==> flow/design.v <==
`timescale 1ns / 1ps
module self_purging_adder(
    clk, in1, in2, cin, J, sum, cout);
    parameter adder_width=32;
    parameter N=6;    
    parameter THR=4;   
    input [adder_width-1:0] in1; 
    input [adder_width-1:0] in2;     
    input clk, cin, J;
    output [adder_width-1:0] sum; 
    output cout;
    wire [adder_width:0] cout_; 
    assign cout_[0]=cin; 
    genvar i;
    generate
        for (i=0; i<adder_width; i=i+1)           
            self_purging_full_adder fa(clk, in1[i], in2[i], cout_[i], J, sum[i], cout_[i+1]);
    endgenerate
    assign cout=cout_[adder_width]; 
endmodule
`timescale 1ns / 1ps
module self_purging_full_adder(
    clk, in1, in2, cin, J, sum, cout);
    parameter N=6;
    parameter THR=4;   
    input in1, in2, cin, J, clk;
    output sum, cout;
    wire [N-1:0] sum_, cout_;
    wire [N-1:0] sum__, cout__;
    wire [N-1:0] Q, K, Ec, Es;
    genvar i;
    generate
        for (i=0; i<N; i=i+1)  begin         
            full_adder fa(in1, in2, cin, sum_[i], cout_[i]);
            jk_ff jk_ff_m (clk, J, K[i], Q[i]);             
            and g1 (sum__[i] ,sum_[i], Q[i]);
            and g2 (cout__[i] ,cout_[i], Q[i]);
            xor g3 (Es[i], sum__[i], sum);
            xor g4 (Ec[i], cout__[i], cout);
            or  g5 (K[i], Ec[i], Es[i]);
            end
    endgenerate
    voter voter_sum (sum__, sum);
    voter voter_cout (cout__, cout);
endmodule
`timescale 1ns / 1ps
module voter(
    in, out);
    parameter N=6;
    parameter THR=4;   
    input [N-1:0] in;
    output out;
    assign out =(in<THR)? 0:1;
endmodule
`timescale 1ns / 1ps
module full_adder(
    in1, in2, cin, sum, cout);
    input in1, in2, cin;
    output sum, cout;
    wire xor_in1in2;
    wire and_in1in2;
    wire and_in1in2cin;
    xor g1 (xor_in1in2, in1, in2);    
    xor g2 (sum, xor_in1in2, cin);    
    and g3 (and_in1in2, in1, in2); 
    and g4 (and_in1in2cin,and_in1in2, cin); 
    or  g5 (cout, and_in1in2, and_in1in2cin);
endmodule
`timescale 1ns / 1ps
module jk_ff(
    clk, J, K, Q);
    input clk, J, K;
    output Q;
    reg Q;
always @ (posedge(clk))
    begin
        case({J,K})
        2'b00: Q=Q;
        2'b01: Q=0;
        2'b10: Q=1;
        2'b11: Q=~Q;
        default : Q=0;    
        endcase
    end
endmodule
## Tool chain data of self_purging_adder

The steps from the RTL of self_purging_adder to its reports follow in flow order.
Line numbers count from 1 in the design file above.
Operators: Yosys type, input widths -> output width; for muxes data width and select width s.
Cell names lack the library's common part.
The mark -- stands for no value.

| design | value |
|---|---|
| top | self_purging_adder |
| clock port | clk |
| library | sky130hd |
| corner | tt_025C_1v80 |

## Elaborated design

Yosys after proc, flatten, opt, wreduce and memory -nomap, before mapping. Memory bits, and registers merged into a memory's read port (data or address), are not among the register bits. Print and check cells are not counted. Equal cells are merged and count once.

| word-level totals | value |
|---|---|
| memory bits (read-only) | 0 |
| flip-flop bits (word level) | 192 |
| output and inout bits | 33 |
| elaborated cells | 2,592 |
| input bits | 67 |
| clocked read ports x word width | 0 |
| memories kept | 0 |
| bits in latches | 0 |
| RAM bits | 0 |

| cells by class | value |
|---|---|
| shift-type cells | 0 |
| add/subtract/negate cells | 0 |
| bitwise operators | 1,312 |
| div/mod/pow operators | 0 |
| $mul | 0 |
| magnitude comparators | 64 |
| equality and inequality tests | 576 |
| reduce/logical cells | 192 |
| mux-type cells | 256 |

Operators by type and width:

| cell | number |
|---|---|
| $eq 2x2->1 const B | 384 |
| $pmux 1 s3 | 192 |
| $and 1x1->1 | 448 |
| $xor 1x1->1 | 448 |
| $eq 2x1->1 const B | 192 |
| $logic_not 2->1 | 192 |
| $lt 6x3->1 const B | 64 |
| $or 1x1->1 | 224 |
| $not 1->1 | 192 |
| $mux 1 | 64 |

## Depth

Yosys ltp: most cells in a row. Word level: on the elaborated netlist, between registers, memories and ports. Mapped: between sequential cells and ports; inverters and the memories' decode and read muxes count.

| depth | value |
|---|---|
| word-level depth | 165 |
| ABC_AREA | 0 |
| depth in mapped cells | 7 |
| mapped depth without buffers | 4 |

## After synthesis

Source: synth_stat.txt of the flow (Yosys; design flattened, memories mapped). It holds for the ABC_AREA given above (unset counts as 0); a run with the other value may have another netlist.

Cells by type:

| cell type | number | area in all (µm²) |
|---|---|---|
| edfxtp_1 | 128 | 3.84E+03 |
| a2bb2oi_1 | 118 | 1.03E+03 |
| nor3_1 | 124 | 620.595 |
| nor2_1 | 151 | 566.794 |
| clkbuf_1 | 140 | 525.504 |
| ha_1 | 32 | 400.384 |
| nor4_2 | 30 | 375.36 |
| o31a_2 | 30 | 300.288 |
| buf_4 | 34 | 255.245 |
| or3_1 | 34 | 212.704 |
| a21oi_1 | 34 | 170.163 |
| buf_6 | 13 | 146.39 |
| inv_1 | 34 | 127.622 |
| o21ai_0 | 25 | 125.12 |
| clkbuf_8 | 3 | 41.29 |
| buf_12 | 2 | 40.038 |
| a2bb2oi_2 | 2 | 30.029 |
| o21ai_1 | 6 | 30.029 |

Other cell types: 10; their cells: 14.

| synthesis totals | value |
|---|---|
| buffer cells | 192 |
| cell area after synthesis | 8,993.6 µm² |
| sequential area | 3,843.7 µm² |
| cells in the netlist | 954 |
| flip-flop cells | 128 |

By module: a second synthesis without flattening, with its own total; a netlist apart from the flattened one above.

| unflattened totals | value |
|---|---|
| cells (unflattened synthesis) | 2,688 |
| area total of the unflattened synthesis | 23,902.9 µm² |

Each row is one instance without its submodules.

By module:

| module | area (µm²) | cells | instances | seq. area (µm²) |
|---|---|---|---|---|
| self_purging_full_adder | 341.6 | 52 | 32 | 0.0 |
| jk_ff | 43.8 | 3 | 192 | 30.0 |
| full_adder | 21.3 | 2 | 192 | 0.0 |
| voter | 7.5 | 1 | 64 | 0.0 |
| self_purging_adder | 0.0 | 0 | 1 | 0.0 |

## Worst setup path after synthesis

Path of least setup slack by OpenSTA after synthesis, without wires, with an ideal clock, recovery checks aside; 20% of the period is set as input and as output delay. Where synthesis merged equal registers, the netlist keeps one of their names.

| timing post-synthesis | value |
|---|---|
| kind | reg-to-output |
| start | register genblk1[20].fa.genblk1[4].jk_ff_m.Q |
| end | output sum[21] |
| path buffers | 1 |
| required time | 1.400 ns |
| clock period | 1.75 ns |
| launch time at the first pin | 0.000 ns |
| slack | 0.111 ns |
| delay of the path | 1.289 ns |
| arrival time | 1.289 ns |
| driving pins on the path | 5 |
| external output delay | 0.350 ns |
| synthesis period reached | 1.639 ns |

"delay of the path" = arrival - input delay + setup time.
A path that ends at an output port has no setup time.
"driving pins on the path" counts driving pins, that of a launching flip-flop among them; a cell with two outputs on the path counts twice.
"synthesis period reached" = period - worst setup slack (recovery checks aside). The figure is calculated, with input and output delays left at 20% of the set period.
The rows between start and end are the longest chain of elaborated cells between them; the timing report does not say that the signal goes this way. Where chains are equally long, one stands for them.
A line is the first line of the expression or statement that the cell stems from. Yosys adds cells for indexed reads and writes and turns some case tables into memories.
A register here has more assigning lines than the two given.

| on the way, post-synthesis | value |
|---|---|
| cells stage by stage | edfxtp_1 nor4_2 o21ai_0 a21oi_1 buf_4 |
| cells in the longest elaborated chain | 7 |
| elaborated cells on any way between the ends | 12 |
| RTL lines with such cells | 4 |
| classes of those cells | compare: 2; mux: 2; logic: 8 |

Ends and longest elaborated chain, post-synthesis:

| item | RTL line | text |
|---|---|---|
| from (decl) | 73 | `output Q;` |
| from (assign) | 78 | `2'b00: Q=Q;` |
| from (assign) | 81 | `2'b11: Q=~Q;` |
| $and 1x1->1 | 37 | `and g2 (cout__[i] ,cout_[i], Q[i]);` |
| $lt 6x3->1 | 53 | `assign out =(in<THR)? 0:1;` |
| $mux 1 | 53 |  |
| $xor 1x1->1 | 64 | `xor g2 (sum, xor_in1in2, cin);` |
| $and 1x1->1 | 36 | `and g1 (sum__[i] ,sum_[i], Q[i]);` |
| $lt 6x3->1 | 53 |  |
| $mux 1 | 53 |  |
| to (decl) | 10 | `output [adder_width-1:0] sum;` |

Nets of the timed path that keep an RTL name, with a line that drives or declares them; the list need not be complete.

Named nets, post-synthesis:

| signal | RTL line |
|---|---|
| genblk1[21].fa.sum | 53 |

## Timing after layout

From the final timing report of run B: the path of least setup slack in the routed layout; clock arrival at registers is part of the times.

| timing after layout | value |
|---|---|
| kind | input-to-output |
| start | input in1[28] |
| end | output sum[28] |
| arrival time | 2.03 ns |
| clock period | 2.53 ns |
| launch time at the first pin | 0.51 ns |
| driving pins on the path | 5 |
| external output delay | 0.51 ns |
| path buffers | 2 |
| input delay | 0.51 ns |
| slack | -0.01 ns |
| required time | 2.02 ns |

The rows between start and end are the longest chain of elaborated cells between them; the timing report does not say that the signal goes this way. Where chains are equally long, one stands for them.

| on the way, after layout | value |
|---|---|
| cells stage by stage | clkdlybuf4s50_1 ha_2 or3_1 a21oi_2 clkbuf_2 |
| cells in the longest elaborated chain | 5 |
| elaborated cells on any way between the ends | 10 |
| RTL lines with such cells | 4 |
| classes of those cells | compare: 1; mux: 1; logic: 8 |

Ends and longest elaborated chain, after layout:

| item | RTL line | text |
|---|---|---|
| from (decl) | 7 | `input [adder_width-1:0] in1;` |
| $xor 1x1->1 | 63 | `xor g1 (xor_in1in2, in1, in2);` |
| $xor 1x1->1 | 64 | `xor g2 (sum, xor_in1in2, cin);` |
| $and 1x1->1 | 36 | `and g1 (sum__[i] ,sum_[i], Q[i]);` |
| $lt 6x3->1 | 53 | `assign out =(in<THR)? 0:1;` |
| $mux 1 | 53 |  |
| to (decl) | 10 | `output [adder_width-1:0] sum;` |

Subject: flow runs of self_purging_adder

Hi,

self_purging_adder through Yosys and OpenROAD on sky130hd: 2 stored runs, unordered, with their settings and measured results. The constraints put input and output delay at 20% of the set period each and load the outputs with 0.01 pF.
"reached clock period" is the run's clock period less its worst setup slack. It is reckoned from that one timing run; input and output delays stay at 20% of the period that was set.
"worst setup path time": the worst setup path's part of the clock period (all of it between registers, 20% less for each end at a port) less its slack. A launch clock that arrives late makes it longer, a capture clock that arrives late makes it shorter.
"overall power": no workload was simulated; the value follows from the tool's default switching activity.

#### Run A

| setting | value |
|---|---|
| period_ns | `2.1` |
| CORE_UTILIZATION | `62` |
| SETUP_SLACK_MARGIN | `-0.07` |
| PLACE_DENSITY_LB_ADDON | `0.13` |
| CELL_PAD_IN_SITES_GLOBAL_PLACEMENT | `3` |
| GPL_TIMING_DRIVEN | `0` |
| MAX_ROUTING_LAYER | `met5` |
| CAP_MARGIN | `20` |
| CORE_MARGIN | `2` |
| SLEW_MARGIN | `20` |

Incomplete, placement halted on FLW-0024.

#### Run B

| setting | value |
|---|---|
| period_ns | `2.53` |
| CORE_UTILIZATION | `41` |
| PLACE_DENSITY_LB_ADDON | `0.04` |
| HOLD_SLACK_MARGIN | `-0.05` |
| CORE_ASPECT_RATIO | `0.64` |
| CORE_MARGIN | `6` |
| TNS_END_PERCENT | `95` |
| GPL_TIMING_DRIVEN | `1` |
| GPL_ROUTABILITY_DRIVEN | `1` |
| CAP_MARGIN | `5` |
| SLEW_MARGIN | `30` |

| result | value |
|---|---|
| worst setup path time | 1.52 ns |
| class of the worst setup path | input-to-output |
| chip area after synthesis (Yosys) | 8,993.6 µm² |
| setup slack of the critical path | -0.006 ns |
| utilization after layout | 51.5% |
| full die area | 25,723.2 µm² |
| standard-cell area after layout | 10,856.7 µm² |
| overall power | 6,548 µW |
| reached clock period | 2.536 ns |
| post-route setup TNS | -0.006 ns |
| worst hold slack in the final report | 0.550 ns |

Regards
