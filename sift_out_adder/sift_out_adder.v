==> flow/design.v <==
`timescale 1ns / 1ps
module full_adder(
    in1, in2, cin, sum, cout);
    input in1, in2, cin;
    output sum, cout;
    wire xor_in1in2;
    wire and_in1in2;
    wire and_in1in2cin;
    xor g1 (xor_in1in2, in1, in2);    
    xor g2 (sum, xor_in1in2, cin);    
    and g3 (and_in1in2, in1, in2); 
    and g4 (and_in1in2cin,and_in1in2, cin); 
    or  g5 (cout, and_in1in2, and_in1in2cin);
endmodule
`timescale 1ns / 1ps
module jk_ff(
    clk, J, K, Q);
    input clk, J, K;
    output Q;
    reg Q;
always @ (posedge(clk))
    begin
        case({J,K})
        2'b00: Q=Q;
        2'b01: Q=0;
        2'b10: Q=1;
        2'b11: Q=~Q;
        default : Q=0;    
        endcase
    end
endmodule
`timescale 1ns / 1ps
module sift_out_adder(
    clk, in1, in2, cin, K, sum, cout);
    parameter adder_width=32;
    parameter N=3;    
    parameter THR=4;   
    input [adder_width-1:0] in1; 
    input [adder_width-1:0] in2;     
    input clk, cin, K;
    output [adder_width-1:0] sum; 
    output cout;
    wire [adder_width:0] cout_; 
    assign cout_[0]=cin; 
    genvar i;
    generate
        for (i=0; i<adder_width; i=i+1)           
            sift_out_full_adder fa(clk, in1[i], in2[i], cout_[i], K, sum[i], cout_[i+1]);
    endgenerate
    assign cout=cout_[adder_width]; 
endmodule
`timescale 1ns / 1ps
module sift_out_full_adder(
    clk, in1, in2, cin, K, sum, cout);
    parameter N=3;
    input in1, in2, cin, K, clk;
    output sum, cout;
    wire m12, m13, m23;
    wire m12_or, m13_or, m23_or;
    wire [N-1:0] sum_, cout_;
    wire f1, f2, f3;
    wire q1, q2, q3;
    wire m12_c, m13_c, m23_c;
    wire m12_or_c, m13_or_c, m23_or_c;
    wire f1_c, f2_c, f3_c;
    wire q1_c, q2_c, q3_c;
    full_adder fa1(in1, in2, cin, sum_[0], cout_[0]);
    full_adder fa2(in1, in2, cin, sum_[1], cout_[1]);
    full_adder fa3(in1, in2, cin, sum_[2], cout_[2]);
    xor g1 (m12, sum_[0], sum_[1]);
    xor g2 (m23, sum_[1], sum_[2]);
    xor g3 (m13, sum_[2], sum_[0]);
    or  g4 (m12_or, m12, q1, q2);
    or  g5 (m23_or, m23, q2, q3);
    or  g6 (m13_or, m13, q1, q3);
    and g7 (f1, m12_or, m13_or);
    and g8 (f2, m23_or, m12_or);
    and g9 (f3, m13_or, m23_or);
    jk_ff jk_f1 (clk, f1, K, q1);             
    jk_ff jk_f2 (clk, f2, K, q2);             
    jk_ff jk_f3 (clk, f3, K, q3); 
    or  g10 (m1, f1, sum_[0]);            
    or  g11 (m2, f2, sum_[1]);            
    or  g12 (m3, f3, sum_[2]);            
    and g13 (sum, m1, m2, m3);
    xor g1_c (m12_c, cout_[0], cout_[1]);
    xor g2_c (m23_c, cout_[1], cout_[2]);
    xor g3_c (m13_c, cout_[2], cout_[0]);
    or  g4_c (m12_or_c, m12_c, q1_c, q2_c);
    or  g5_c (m23_or_c, m23_c, q2_c, q3_c);
    or  g6_c (m13_or_c, m13_c, q1_c, q3_c);
    and g7_c (f1_c, m12_or_c, m13_or_c);
    and g8_c (f2_c, m23_or_c, m12_or_c);
    and g9_c (f3_c, m13_or_c, m23_or_c);
    jk_ff jk_f1_c (clk, f1_c, K, q1_c);             
    jk_ff jk_f2_c (clk, f2_c, K, q2_c);             
    jk_ff jk_f3_c (clk, f3_c, K, q3_c); 
    or  g10_c (m1_c, f1_c, cout_[0]);            
    or  g11_c (m2_c, f2_c, cout_[1]);            
    or  g12_c (m3_c, f3_c, cout_[2]);            
    and g13_c (cout, m1_c, m2_c, m3_c);
endmodule
From RTL to reports: sift_out_adder

The steps from the RTL of sift_out_adder to its reports follow in flow order.
Lines are those of the file above, counted from 1.
A cell with n/a has no value.

Top: sift_out_adder
Clock input: clk
Standard-cell library: sky130hd
Timing corner: tt_025C_1v80

Word-level counts

Yosys after proc, flatten, opt, wreduce and memory -nomap, before mapping. Memory bits, and registers merged into a memory's read port (data or address), are not among the register bits. Print and check cells are not counted. Equal cells are merged and count once.

Register bits: 192
Output and inout bits: 33
Elaborated cells: 2,208

Equal/unequal tests: 576
Mux-type cells: 192
Bitwise logic cells: 1,056
Reductions and logical operators: 192

Operator list:

| operator                                                 | number |
| 2-bit == test with constant B                            | 384 |
| 1-bit parallel mux with 3-bit select                     | 192 |
| 1-bit OR                                                 | 416 |
| 1-bit AND                                                | 384 |
| 2-bit by 1-bit == test with 1-bit output with constant B | 192 |
| 2-bit logical NOT                                        | 192 |
| 1-bit inverter                                           | 192 |
| 1-bit bitwise XOR                                        | 64 |

Longest topological paths

Longest topological path by Yosys (ltp), each cell counted once; first at word level (registers and memories cut), then after technology mapping (sequential cells cut; the memories' decode and read muxes count).

Depth after elaboration: 161
ABC_AREA: 0
Mapped depth: 5
Depth with buffers taken out: 3

After synthesis

Source: synth_stat.txt of the flow (Yosys; design flattened, memories mapped). It holds for the ABC_AREA given above (unset counts as 0); a run with the other value may have another netlist.
Totals and module areas in this step are rounded.

Cells in the netlist: 1,196
Chip area (Yosys): 12,000 sq um
Flip-flop cells: 192
Buffers: 75

Cell types:

| cell type                 | number |
| sky130_fd_sc_hd__edfxtp_1 | 192 |
| sky130_fd_sc_hd__mux2i_1  | 192 |
| sky130_fd_sc_hd__nand2_1  | 320 |
| sky130_fd_sc_hd__nor2_1   | 161 |
| sky130_fd_sc_hd__ha_1     | 32 |
| sky130_fd_sc_hd__maj3_2   | 31 |
| sky130_fd_sc_hd__buf_4    | 32 |
| sky130_fd_sc_hd__o21a_1   | 31 |
| sky130_fd_sc_hd__a211o_1  | 24 |
| sky130_fd_sc_hd__nand2b_1 | 33 |
| sky130_fd_sc_hd__o22ai_1  | 31 |
| sky130_fd_sc_hd__buf_2    | 37 |
| sky130_fd_sc_hd__a21oi_1  | 33 |
| sky130_fd_sc_hd__nor3_1   | 31 |
| sky130_fd_sc_hd__a211o_2  | 7 |
| sky130_fd_sc_hd__buf_6    | 3 |
| sky130_fd_sc_hd__xnor2_1  | 1 |
| sky130_fd_sc_hd__clkbuf_1 | 2 |

Other cell types: 3; their cells: 3.
The figures by module come from a second, unflattened synthesis with its own total; it is not the netlist above.

Cell total of the unflattened synthesis: 1,920
Area (unflattened synthesis): 17,900 sq um

Rows give one instance, submodules left out.

By module:

| module              | times used | cells | area (sq um) |
| jk_ff               | 192        | 3     | 43.8 |
| sift_out_full_adder | 32         | 36    | 233 |
| full_adder          | 96         | 2     | 21.3 |
| sift_out_adder      | 1          | 0     | 0.0 |

Worst setup path after synthesis

Path of least setup slack by OpenSTA after synthesis, without wires, with an ideal clock, recovery checks aside; 20% of the period is set as input and as output delay. Where synthesis merged equal registers, the netlist keeps one of their names.

Kind: flip-flop to output port
From: reg genblk1[14].fa.jk_f3_c.Q
To: out sum[15]
Period: 1.71 ns
Launch time at the first pin: 0.000 ns
Arrival time: 1.183 ns
Slack: 0.185 ns
Path delay: 1.183 ns
Stages: 5
Buffers on the path: 1
Synthesis period reached: 1.525 ns

"path delay" = arrival - input delay + setup time.
A path that ends at an output port has no setup time.
"stages" counts driving pins, that of a launching flip-flop among them; a cell with two outputs on the path counts twice.
"synthesis period reached" is the clock period less the worst setup slack; recovery checks do not enter. This is arithmetic on one report: input and output delays are still those of the set period (20% each).
The rows between start and end are the longest chain of elaborated cells between them; the timing report does not say that the signal goes this way. Where chains are equally long, one stands for them.
Each line given opens the expression or statement behind the cell; cells for indexed reads and writes are added by Yosys, which also makes memories of some case tables.
At most two assigning lines are given for a register; there are more.

Cell sequence: sky130_fd_sc_hd__edfxtp_1 sky130_fd_sc_hd__maj3_2 sky130_fd_sc_hd__o21a_1 sky130_fd_sc_hd__o22ai_1 sky130_fd_sc_hd__buf_4
Cells in the longest elaborated chain: 9

Ends and longest elaborated chain, after synthesis:

| item                   | RTL line | text |
| start, declared        | 19       | `output Q;` |
| start, assigned        | 24       | `2'b00: Q=Q;` |
| start, assigned        | 27       | `2'b11: Q=~Q;` |
| 1-bit OR               | 91       | `or  g6_c (m13_or_c, m13_c, q1_c, q3_c);` |
| 1-bit AND              | 92       | `and g7_c (f1_c, m12_or_c, m13_or_c);` |
| 1-bit OR               | 98       | `or  g10_c (m1_c, f1_c, cout_[0]);` |
| 1-bit AND (2 in a row) | 101      | `and g13_c (cout, m1_c, m2_c, m3_c);` |
| 1-bit bitwise XOR      | 10       | `xor g2 (sum, xor_in1in2, cin);` |
| 1-bit OR               | 82       | `or  g10 (m1, f1, sum_[0]);` |
| 1-bit AND (2 in a row) | 85       | `and g13 (sum, m1, m2, m3);` |
| end, declared          | 41       | `output [adder_width-1:0] sum;` |

Some nets on the timed path still bear RTL names; the line given drives or declares the net.

Nets with RTL names, path after synthesis:

| net                | RTL line |
| genblk1[15].fa.sum | 85 |

Timing after layout

From the final timing report of stored run 1: the path of least setup slack in the routed layout; clock arrival at registers is part of the times.

Kind: flip-flop to output port
From: reg genblk1[29].fa.jk_f3_c.Q
To: out sum[30]
Period: 0.932 ns
Launch time at the first pin: 0.43 ns
Arrival time: 1.73 ns
Slack: -0.98 ns
Stages: 5
Buffers on the path: 1

The rows between start and end are the longest chain of elaborated cells between them; the timing report does not say that the signal goes this way. Where chains are equally long, one stands for them.
At most two assigning lines are given for a register; there are more.

Cell sequence: sky130_fd_sc_hd__edfxtp_1 sky130_fd_sc_hd__maj3_2 sky130_fd_sc_hd__o21a_1 sky130_fd_sc_hd__o22ai_2 sky130_fd_sc_hd__buf_6
Cells in the longest elaborated chain: 9

Ends and longest elaborated chain, post-layout:

| item                   | RTL line | text |
| start, declared        | 19       | `output Q;` |
| start, assigned        | 24       | `2'b00: Q=Q;` |
| start, assigned        | 27       | `2'b11: Q=~Q;` |
| 1-bit OR               | 91       | `or  g6_c (m13_or_c, m13_c, q1_c, q3_c);` |
| 1-bit AND              | 92       | `and g7_c (f1_c, m12_or_c, m13_or_c);` |
| 1-bit OR               | 98       | `or  g10_c (m1_c, f1_c, cout_[0]);` |
| 1-bit AND (2 in a row) | 101      | `and g13_c (cout, m1_c, m2_c, m3_c);` |
| 1-bit bitwise XOR      | 10       | `xor g2 (sum, xor_in1in2, cin);` |
| 1-bit OR               | 82       | `or  g10 (m1, f1, sum_[0]);` |
| 1-bit AND (2 in a row) | 85       | `and g13 (sum, m1, m2, m3);` |
| end, declared          | 41       | `output [adder_width-1:0] sum;` |

## Implementation results

Record of 2 stored runs of the RTL-to-layout flow on sift_out_adder, platform sky130hd. The runs are unordered. Constraints: input delay and output delay 20% of the set period each, output load 0.01 pF.
By "reached clock period" is meant the clock period of the run minus its worst setup slack. This is arithmetic on one report: input and output delays are still those of the set period (20% each).
"critical path time" = time allowed to the worst setup path (clock period - input delay - output delay, where it has them) - its slack; a late launch clock adds to it, a late capture clock takes from it.
"power" is the tool's figure for a default switching activity; nothing was simulated.
The results are shown rounded.
A setting shown as . is not set for that run.

| name                                     | stored run 1             | stored run 2             |
| period_ns                                | 0.932                    | 2.07                     |
| CORE_UTILIZATION                         | 44                       | 22                       |
| PLACE_DENSITY_LB_ADDON                   | 0.04                     | 0.09                     |
| TNS_END_PERCENT                          | 70                       | .                        |
| CAP_MARGIN                               | 35                       | 35                       |
| SLEW_MARGIN                              | 30                       | 25                       |
| MAX_ROUTING_LAYER                        | met4                     | .                        |
| CORE_MARGIN                              | 2                        | 6                        |
| SETUP_SLACK_MARGIN                       | .                        | 0.57                     |
| CORE_ASPECT_RATIO                        | .                        | 0.68                     |
| ABC_AREA                                 | .                        | 0                        |
| area of the die (sq um)                  | 28,500                   | 60,200                   |
| critical path time (ns)                  | 1.73                     | 1.69                     |
| type of the worst setup path             | flip-flop to output port | flip-flop to output port |
| setup TNS (ns)                           | -60.6                    | -0.032                   |
| standard-cell area after routing (sq um) | 17,700                   | 15,100                   |
| utilization                              | 0.659                    | 0.286                    |
| smallest setup slack (ns)                | -0.981                   | -0.032                   |
| power (µW)                               | 57,800                   | 21,300                   |
| chip area in the Yosys report (sq um)    | 12,000                   | 12,000                   |
| reached clock period (ns)                | 1.913                    | 2.102                    |
| worst hold slack after layout (ns)       | 0.137                    | 0.538                    |
